==> flow/design.v <==
`timescale 1ns / 1ps
module mac_unit (
    input clk,
    input rst,
    input start,
    input signed [15:0] data,
    input signed [15:0] weight,
    output reg signed [31:0] mac_out,
    output reg done
);
    reg signed [31:0] accumulator;
    always @(posedge clk or posedge rst) begin
        if (rst) begin
            accumulator <= 0;
            mac_out <= 0;
            done <= 0;
        end else if (start) begin
            accumulator <= data * weight;
            mac_out <= accumulator;
            done <= 1;
        end else begin
            done <= 0;
        end
    end
endmodule
# From RTL to reports: mac_unit
# What the tools print for mac_unit, step after step.
# Line numbers count from 1 in the design file above.
# Operators: Yosys type, input widths -> output width; for muxes data width and select width s.
# Library cell names are shortened.
setup:
  top: "mac_unit"
  clock: "clk"
  lib: "sky130hd"
  lib_corner: "tt_025C_1v80"

# After elaboration
# Yosys after proc, flatten, opt, wreduce and memory -nomap, before mapping. Enables and synchronous resets that opt folds into registers are not counted as muxes. Memory bits, and registers merged into a memory's read port (data or address), are not among the register bits. Print and check cells are not counted. Equal cells are merged and count once.
op_classes:
  n_mul: 1
  mux: 1
op_table:
  columns: ["cell", "n"]
  rows:
  - ["$mul 16x16->32", 1]
  - ["$mux 1", 1]
bits:
  regBits: 65
  inputBits: 35
  out_inout_bits: 33
  elab_cells: 5

# Depth
# Depth = most cells in a row (Yosys ltp): at word level without a register or memory, in the mapped netlist without a sequential cell, where the memories' decode and read muxes count.
logic_depth:
  ltp_word: 1
  ABC_AREA: 0
  ltp_mapped: 22
  mapped_depth_nobuf: 21

# Synthesis result
# The flow's flattened synthesis, as Yosys stat reports it; memories are mapped. The netlist is that of the ABC_AREA named above (0 if unset); the other value can give another one.
# The area totals of this step are shown rounded.
types:
  columns: ["type", "n"]
  rows:
  - ["fa_1", 262]
  - ["dfrtp_1", 65]
  - ["inv_1", 295]
  - ["ha_1", 82]
  - ["and2_1", 122]
  - ["mux2_2", 52]
  - ["nand2_1", 136]
  - ["xnor2_1", 26]
  - ["clkbuf_1", 41]
  - ["nor2_1", 27]
  - ["a21oi_1", 19]
  - ["a21o_1", 9]
  - ["o21ai_0", 13]
  - ["xor2_1", 6]
  - ["a221oi_2", 3]
  - ["a211oi_2", 3]
  - ["nand2b_1", 6]
  - ["o21bai_1", 5]
# Not listed: further types 30, cells in them 57.
mapped:
  cell_count: 1229
  mapped_area_um2: 12200
  seq_area_um2: 1630
  ff_cells: 65
  buf_cells: 41

# Worst setup path after synthesis
# Source: OpenSTA report_checks on the synthesized netlist (no wires, ideal clock, input and output delay 20% of the period each), path of least setup slack; recovery checks are left aside. Register names are those of the netlist, which keeps one name where synthesis merged equal registers.
synth_timing:
  kind: "input to register"
  from: "input data[15]"
  to: "register accumulator[29]"
  clock_period_ns: 6.95
  setup_ns: 0.120
  arrival_ns: 6.771
  required_time_ns: 6.830
  path_slack_ns: 0.059
  path_delay_ns: 5.501
  stages: 18
  path_buffers: 1
  period_less_setup_slack_ns: 6.891
# "path_delay_ns" = arrival - input delay + setup time.
# "stages": output pins that drive a net of the path, with the launching flip-flop's if there is one; two outputs of one cell count as two.
# "period_less_setup_slack_ns" = period - worst setup slack (recovery checks aside). The figure is calculated, with input and output delays left at 20% of the set period.
# The rows between start and end are the longest chain of elaborated cells between them; the timing report does not say that the signal goes this way. Where chains are equally long, one stands for them.
# A line is the first line of the expression or statement that the cell stems from. Yosys adds cells for indexed reads and writes and turns some case tables into memories.
synth_between:
  cell_sequence: "clkbuf_1 nand2_1 inv_1 fa_1 fa_1 fa_1 fa_1 fa_1 fa_1 ha_1 a21o_1 a21oi_1 o21bai_1 and3b_1 a21oi_2 o21a_1 or3_1 a31o_1"
  elab_chain_len: 1
synth_rtl:
  columns: ["item", "line", "rtl"]
  rows:
  - ["start, declared", 6, "input signed [15:0] data,"]
  - ["$mul 16x16->32", 18, "accumulator <= data * weight;"]
  - ["end, assigned", 14, "accumulator <= 0;"]
  - ["end, assigned", 18, null]
  - ["end, declared", 11, "reg signed [31:0] accumulator;"]

# Worst path after layout
# From the final timing report of stored run 1: the path of least setup slack in the routed layout; clock arrival at registers is part of the times.
layout_timing:
  kind: "input to register"
  from: "input data[5]"
  to: "register accumulator[28]"
  clock_period_ns: 5.95
  setup_ns: 0.12
  arrival_ns: 6.78
  required_time_ns: 6.17
  path_slack_ns: -0.61
  stages: 25
  path_buffers: 4
# The rows between start and end are the longest chain of elaborated cells between them; the timing report does not say that the signal goes this way. Where chains are equally long, one stands for them.
layout_between:
  cell_sequence: "buf_12 clkbuf_16 buf_6 buf_12 nand2_2 fa_1 inv_2 fa_1 inv_1 fa_1 inv_2 fa_1 fa_1 inv_2 fa_2 inv_2 ha_4 nand2_1 nand4_1 a21oi_2 a311oi_4 a221oi_2 and2b_1 xnor2_1 mux2_4"
  elab_chain_len: 1
layout_rtl:
  columns: ["item", "line", "rtl"]
  rows:
  - ["start, declared", 6, "input signed [15:0] data,"]
  - ["$mul 16x16->32", 18, "accumulator <= data * weight;"]
  - ["end, assigned", 14, "accumulator <= 0;"]
  - ["end, assigned", 18, null]
  - ["end, declared", 11, "reg signed [31:0] accumulator;"]

Hand-over note for mac_unit

Record of 2 stored runs of the RTL-to-layout flow on mac_unit, platform sky130hd. The runs are unordered. Constraints: input delay and output delay 20% of the set period each, output load 0.01 pF.
"achievedPeriod_ns" is the run's clock period less its worst setup slack. It is reckoned from that one timing run; input and output delays stay at 20% of the period that was set.
By "worstPathTime_ns" is meant the share of the clock period that the worst setup path is allowed (20% is reserved at inputs, 20% at outputs), minus its slack. Clock arrival times at its registers enter into it.
The measured numbers are rounded.

--- stored run 1 ---
==> flow/run.sh <==
#!/bin/bash
# the make line also repeats the synthesis and layout settings of config.mk as NAME=value (left out here)
make -C /OpenROAD-flow-scripts/flow DESIGN_CONFIG=/design/flow/config.mk WORK_HOME=/design/flow/orfs CLKGATE_MAP_FILE= finish
==> flow/config.mk <==
export PLATFORM = sky130hd
export DESIGN_NAME = mac_unit
export DESIGN_NICKNAME = mac_unit
export VERILOG_FILES = /design/flow/design.v
export SDC_FILE = /design/flow/constraint.sdc
export NUM_CORES = 4
export LEC_CHECK = 0
export CAP_MARGIN = 30
export CELL_PAD_IN_SITES_GLOBAL_PLACEMENT = 0
export CORE_ASPECT_RATIO = 1.96
export CORE_MARGIN = 2
export CORE_UTILIZATION = 42
export GPL_ROUTABILITY_DRIVEN = 0
export GPL_TIMING_DRIVEN = 0
export HOLD_SLACK_MARGIN = 0.03
export MIN_ROUTING_LAYER = met2
export SETUP_SLACK_MARGIN = 0.25
export SLEW_MARGIN = 20
==> flow/constraint.sdc <==
create_clock -name core_clock -period 5.95 [get_ports {clk}]
set_input_delay 1.1900 -clock core_clock [delete_from_list [all_inputs] [get_ports {clk}]]
set_output_delay 1.1900 -clock core_clock [all_outputs]
set_load 0.01 [all_outputs]

==> results, as YAML <==
results:
  synth_chip_area_um2: 12200
  die_footprint_um2: 30500
  post_route_stdcell_area_um2: 15500
  post_route_util_pct: 53.8
  worstSetupSlack_ns: -0.607
  fin_tns_ns: -7.01
  hold_worst_slack_ns: 0.497
  achievedPeriod_ns: 6.557
  worstPathTime_ns: 5.37
  timing.worst_path_kind: "input to register"

--- stored run 2 ---
==> flow/run.sh <==
#!/bin/bash
# the make line also repeats the synthesis and layout settings of config.mk as NAME=value (left out here)
make -C /OpenROAD-flow-scripts/flow DESIGN_CONFIG=/design/flow/config.mk WORK_HOME=/design/flow/orfs CLKGATE_MAP_FILE= finish
==> flow/config.mk <==
export PLATFORM = sky130hd
export DESIGN_NAME = mac_unit
export DESIGN_NICKNAME = mac_unit
export VERILOG_FILES = /design/flow/design.v
export SDC_FILE = /design/flow/constraint.sdc
export NUM_CORES = 4
export LEC_CHECK = 0
export CAP_MARGIN = 20
export CORE_MARGIN = 2
export CORE_UTILIZATION = 51
export CTS_CLUSTER_DIAMETER = 261
export CTS_CLUSTER_SIZE = 51
export GPL_ROUTABILITY_DRIVEN = 0
export GPL_TIMING_DRIVEN = 0
export PLACE_DENSITY = 0.42
export SETUP_SLACK_MARGIN = -0.63
export SLEW_MARGIN = 15
==> flow/constraint.sdc <==
create_clock -name core_clock -period 6.4 [get_ports {clk}]
set_input_delay 1.2800 -clock core_clock [delete_from_list [all_inputs] [get_ports {clk}]]
set_output_delay 1.2800 -clock core_clock [all_outputs]
set_load 0.01 [all_outputs]

==> results, as YAML <==
results:
  synth_chip_area_um2: 12200
  die_footprint_um2: 25200
  post_route_stdcell_area_um2: 13600
  post_route_util_pct: 58.1
  worstSetupSlack_ns: -0.438
  fin_tns_ns: -3.95
  hold_worst_slack_ns: 0.497
  achievedPeriod_ns: 6.838
  worstPathTime_ns: 5.56
  timing.worst_path_kind: "input to register"

End of note.
